==> flow/design.v <==
`timescale 1ns / 1ps
module relu_cell#(
        parameter DATA_WIDTH = 8,
        parameter RESULT_WIDTH = 16,
        parameter INDEX_WIDTH = 10,
        parameter CELL_AMOUNT = 4
    ) (
        input wire clk,
        input wire [RESULT_WIDTH:0] input_result,
        output reg [INDEX_WIDTH-1:0] output_index,
        output reg [DATA_WIDTH-1:0] output_value,
        output reg output_enable
    );
reg [INDEX_WIDTH-1:0] index;
initial begin
    index = 0;
end
always @ (posedge clk) begin #1
    if (input_result[RESULT_WIDTH]) begin
        if (input_result[RESULT_WIDTH-1]) output_value <= 0;
        else output_value <= input_result[RESULT_WIDTH-1:0];
        if (index == CELL_AMOUNT) begin
            output_index <= 0;
            index <= 1;
        end
        else begin
            output_index <= index;
            index <= index + 1;
        end
        output_enable <= 1;
    end
    else begin 
        output_enable <= 0;
        output_index <= 0;
        output_value <= 0;
    end
end
endmodule
======== From RTL to reports: relu_cell ========
Tool output for the design above, in the order of the flow.
Lines are those of the file above, counted from 1.
Cell names lack the library's common part.
A cell with n/a has no value.
set-up
  design top .............................. relu_cell
  clock input ............................. clk
  library ................................. sky130hd
  corner .................................. tt_025C_1v80

======== After elaboration ========
Counts by Yosys on the flattened word-level netlist (proc, flatten, opt, wreduce; memories kept). Register bits leave out memories and registers merged into their read ports (data or address); mux counts leave out enables and synchronous resets folded into registers. Print and check cells are left out. Cells with the same type and inputs are merged into one.
bit counts
  bits in registers ....................... 29
  bits of input ports ..................... 18
cells by class
  reduce/logical cells .................... 2
  equality and inequality tests ........... 1
  muxes and demuxes ....................... 1
  bitwise operators ....................... 1
  add/sub/neg operators ................... 1
operator list
  cell                                             number
  adder 10 x 1 -> 10 bit (second input constant)   1
  == test 10 x 3 -> 1 bit (second input constant)  1
  OR reduction 2 bit                               2
  NOT 1 bit                                        1
  two-way mux 1 bit                                1

======== Depth ========
Depth = most cells in a row (Yosys ltp): at word level without a register or memory, in the mapped netlist without a sequential cell, where the memories' decode and read muxes count.
depth
  word-level depth ........................ 2
  ABC_AREA ................................ 1
  depth in mapped cells ................... 7
  mapped depth without buffers ............ 7

======== Mapped cells and area ========
Source: synth_stat.txt of the flow (Yosys; design flattened, memories mapped). It holds for the ABC_AREA given above (unset counts as 0); a run with the other value may have another netlist.
synthesis totals
  cell area after synthesis ............... 1063.5 um2
  sequential area ......................... 680.7 um2
  flip-flops .............................. 29
  standard cells after synthesis .......... 109
  buffers ................................. 1
cell types
  cell type  number  area in all (um2)
  dfxtp_1    19      380.365
  edfxtp_1   10      300.288
  nor2_1     24      90.086
  inv_1      21      78.826
  nand2_1    15      56.304
  xor2_1     4       35.034
  ha_1       2       25.024
  nand3_1    5       25.024
  nand3_2    2       20.019
  nand4_1    2       12.512
  nor2_4     1       11.261
  xnor2_1    1       8.758
  buf_4      1       7.507
  nand2_2    1       6.256
  nor2_2     1       6.256

======== Path before layout ========
Path of least setup slack by OpenSTA after synthesis, without wires, with an ideal clock, recovery checks aside; 20% of the period is set as input and as output delay. Where synthesis merged equal registers, the netlist keeps one of their names.
timing post-synthesis
  kind .................................... reg-to-reg
  start point ............................. reg index[0]
  end point ............................... reg index[2]
  library setup time ...................... 0.256 ns
  path delay .............................. 1.264 ns
  period .................................. 2.71 ns
  data required time ...................... 2.454 ns
  launch time at the first pin ............ 0.000 ns
  arrival ................................. 1.008 ns
  driving pins on the path ................ 8
  slack ................................... 1.446 ns
  path buffers ............................ 0
  period reached after synthesis .......... 1.264 ns
"path delay" = arrival - input delay + setup time.
"driving pins on the path": output pins that drive a net of the path, with the launching flip-flop's if there is one; two outputs of one cell count as two.
"period reached after synthesis" is the clock period less the worst setup slack; recovery checks do not enter. This is arithmetic on one report: input and output delays are still those of the set period (20% each).
The rows between start and end are the longest chain of elaborated cells between them; the timing report does not say that the signal goes this way. Where chains are equally long, one stands for them.
Each line given opens the expression or statement behind the cell; cells for indexed reads and writes are added by Yosys, which also makes memories of some case tables.
on the way, post-synthesis
  cell sequence ........................... edfxtp_1 -> inv_1 -> ha_1 -> nand2_1 -> nor2_1 -> nand3_2 -> inv_1 -> nor2_1
  cells in the longest elaborated chain ... 1
  elaborated cells between the ends (all ways) .. 2
  classes of those cells .................. add/sub: 1; eq/ne: 1
ends and longest elaborated chain, post-synthesis
  element                 line  RTL
  start, declared         14    reg [INDEX_WIDTH-1:0] index;
  start, assigned         24    index <= 1;
  start, assigned         28    index <= index + 1;
  adder 10 x 1 -> 10 bit  28
  end, assigned           24
  end, assigned           28
  end, declared           14

======== Worst path after layout ========
From the final timing report of run 1: the path of least setup slack in the routed layout; clock arrival at registers is part of the times.
timing after layout
  kind .................................... reg-to-reg
  start point ............................. reg index[0]
  end point ............................... reg index[9]
  slack ................................... -0.41 ns
  period .................................. 1.06 ns
  driving pins on the path ................ 8
  data required time ...................... 1.10 ns
  library setup time ...................... 0.25 ns
  launch time at the first pin ............ 0.29 ns
  path buffers ............................ 2
  arrival ................................. 1.51 ns
The rows between start and end are the longest chain of elaborated cells between them; the timing report does not say that the signal goes this way. Where chains are equally long, one stands for them.
on the way, after layout
  cell sequence ........................... edfxtp_1 -> buf_6 -> nand3_4 -> nor2_4 -> buf_6 -> nand2_2 -> nand2_1 -> nand2_1
  cells in the longest elaborated chain ... 1
  elaborated cells between the ends (all ways) .. 2
  classes of those cells .................. add/sub: 1; eq/ne: 1
ends and longest elaborated chain, after layout
  element                 line  RTL
  start, declared         14    reg [INDEX_WIDTH-1:0] index;
  start, assigned         24    index <= 1;
  start, assigned         28    index <= index + 1;
  adder 10 x 1 -> 10 bit  28
  end, assigned           24
  end, assigned           28
  end, declared           14

Flow measurements of relu_cell on sky130hd: 2 stored runs with different settings, listed in no order. Input and output delays are each 20% of the period that was set; the output load is 0.01 pF.
"achieved clock period (ns)" = clock period - worst setup slack. The figure is calculated, with input and output delays left at 20% of the set period.
"worst setup path time (ns)" means the part of the period allowed to the worst setup path (the constraints hold back 20% at inputs and 20% at outputs) less its slack; where the path has registers, the arrival times of their clocks count too.

Flow files of run 1
==> flow/run.sh <==
#!/bin/bash
# the make line also repeats the synthesis and layout settings of config.mk as NAME=value (left out here)
make -C /OpenROAD-flow-scripts/flow DESIGN_CONFIG=/design/flow/config.mk WORK_HOME=/design/flow/orfs CLKGATE_MAP_FILE= finish
==> flow/config.mk <==
export PLATFORM = sky130hd
export DESIGN_NAME = relu_cell
export DESIGN_NICKNAME = relu_cell
export VERILOG_FILES = /design/flow/design.v
export SDC_FILE = /design/flow/constraint.sdc
export NUM_CORES = 4
export LEC_CHECK = 0
export ABC_AREA = 1
export CAP_MARGIN = 20
export CELL_PAD_IN_SITES_DETAIL_PLACEMENT = 1
export CORE_ASPECT_RATIO = 0.67
export CORE_MARGIN = 9
export CORE_UTILIZATION = 36
export CTS_CLUSTER_DIAMETER = 306
export MAX_ROUTING_LAYER = met4
export PLACE_DENSITY = 0.56
export SETUP_SLACK_MARGIN = 0.21
export SLEW_MARGIN = 20
==> flow/constraint.sdc <==
create_clock -name core_clock -period 1.06 [get_ports {clk}]
set_input_delay 0.2120 -clock core_clock [delete_from_list [all_inputs] [get_ports {clk}]]
set_output_delay 0.2120 -clock core_clock [all_outputs]
set_load 0.01 [all_outputs]

report of run 1
yosys chip area after synthesis (um^2): 1063.5
finish__design__die__area: 5274.2
finish__design__instance__area__stdcell: 1890.6
finish__timing__setup__ws: -0.412
finish__timing__setup__tns: -7.024
finish__timing__hold__ws: 0.435
achieved clock period (ns): 1.472
worst setup path time (ns): 1.47
worst setup path kind: reg-to-reg

Flow files of run 2
==> flow/run.sh <==
#!/bin/bash
# the make line also repeats the synthesis and layout settings of config.mk as NAME=value (left out here)
make -C /OpenROAD-flow-scripts/flow DESIGN_CONFIG=/design/flow/config.mk WORK_HOME=/design/flow/orfs CLKGATE_MAP_FILE= finish
==> flow/config.mk <==
export PLATFORM = sky130hd
export DESIGN_NAME = relu_cell
export DESIGN_NICKNAME = relu_cell
export VERILOG_FILES = /design/flow/design.v
export SDC_FILE = /design/flow/constraint.sdc
export NUM_CORES = 4
export LEC_CHECK = 0
export CAP_MARGIN = 20
export CORE_ASPECT_RATIO = 0.6
export CORE_MARGIN = 2
export CORE_UTILIZATION = 31
export GPL_ROUTABILITY_DRIVEN = 1
export MAX_ROUTING_LAYER = met4
export MIN_ROUTING_LAYER = met2
export PLACE_DENSITY = 0.68
export SETUP_SLACK_MARGIN = 0.12
export SLEW_MARGIN = 15
==> flow/constraint.sdc <==
create_clock -name core_clock -period 1.7 [get_ports {clk}]
set_input_delay 0.3400 -clock core_clock [delete_from_list [all_inputs] [get_ports {clk}]]
set_output_delay 0.3400 -clock core_clock [all_outputs]
set_load 0.01 [all_outputs]

report of run 2
yosys chip area after synthesis (um^2): 1027.2
finish__design__die__area: 3805.3
finish__design__instance__area__stdcell: 1476.4
finish__timing__setup__ws: 0.229
finish__timing__setup__tns: 0.000
finish__timing__hold__ws: 0.562
achieved clock period (ns): 1.471
worst setup path time (ns): 1.47
worst setup path kind: reg-to-reg
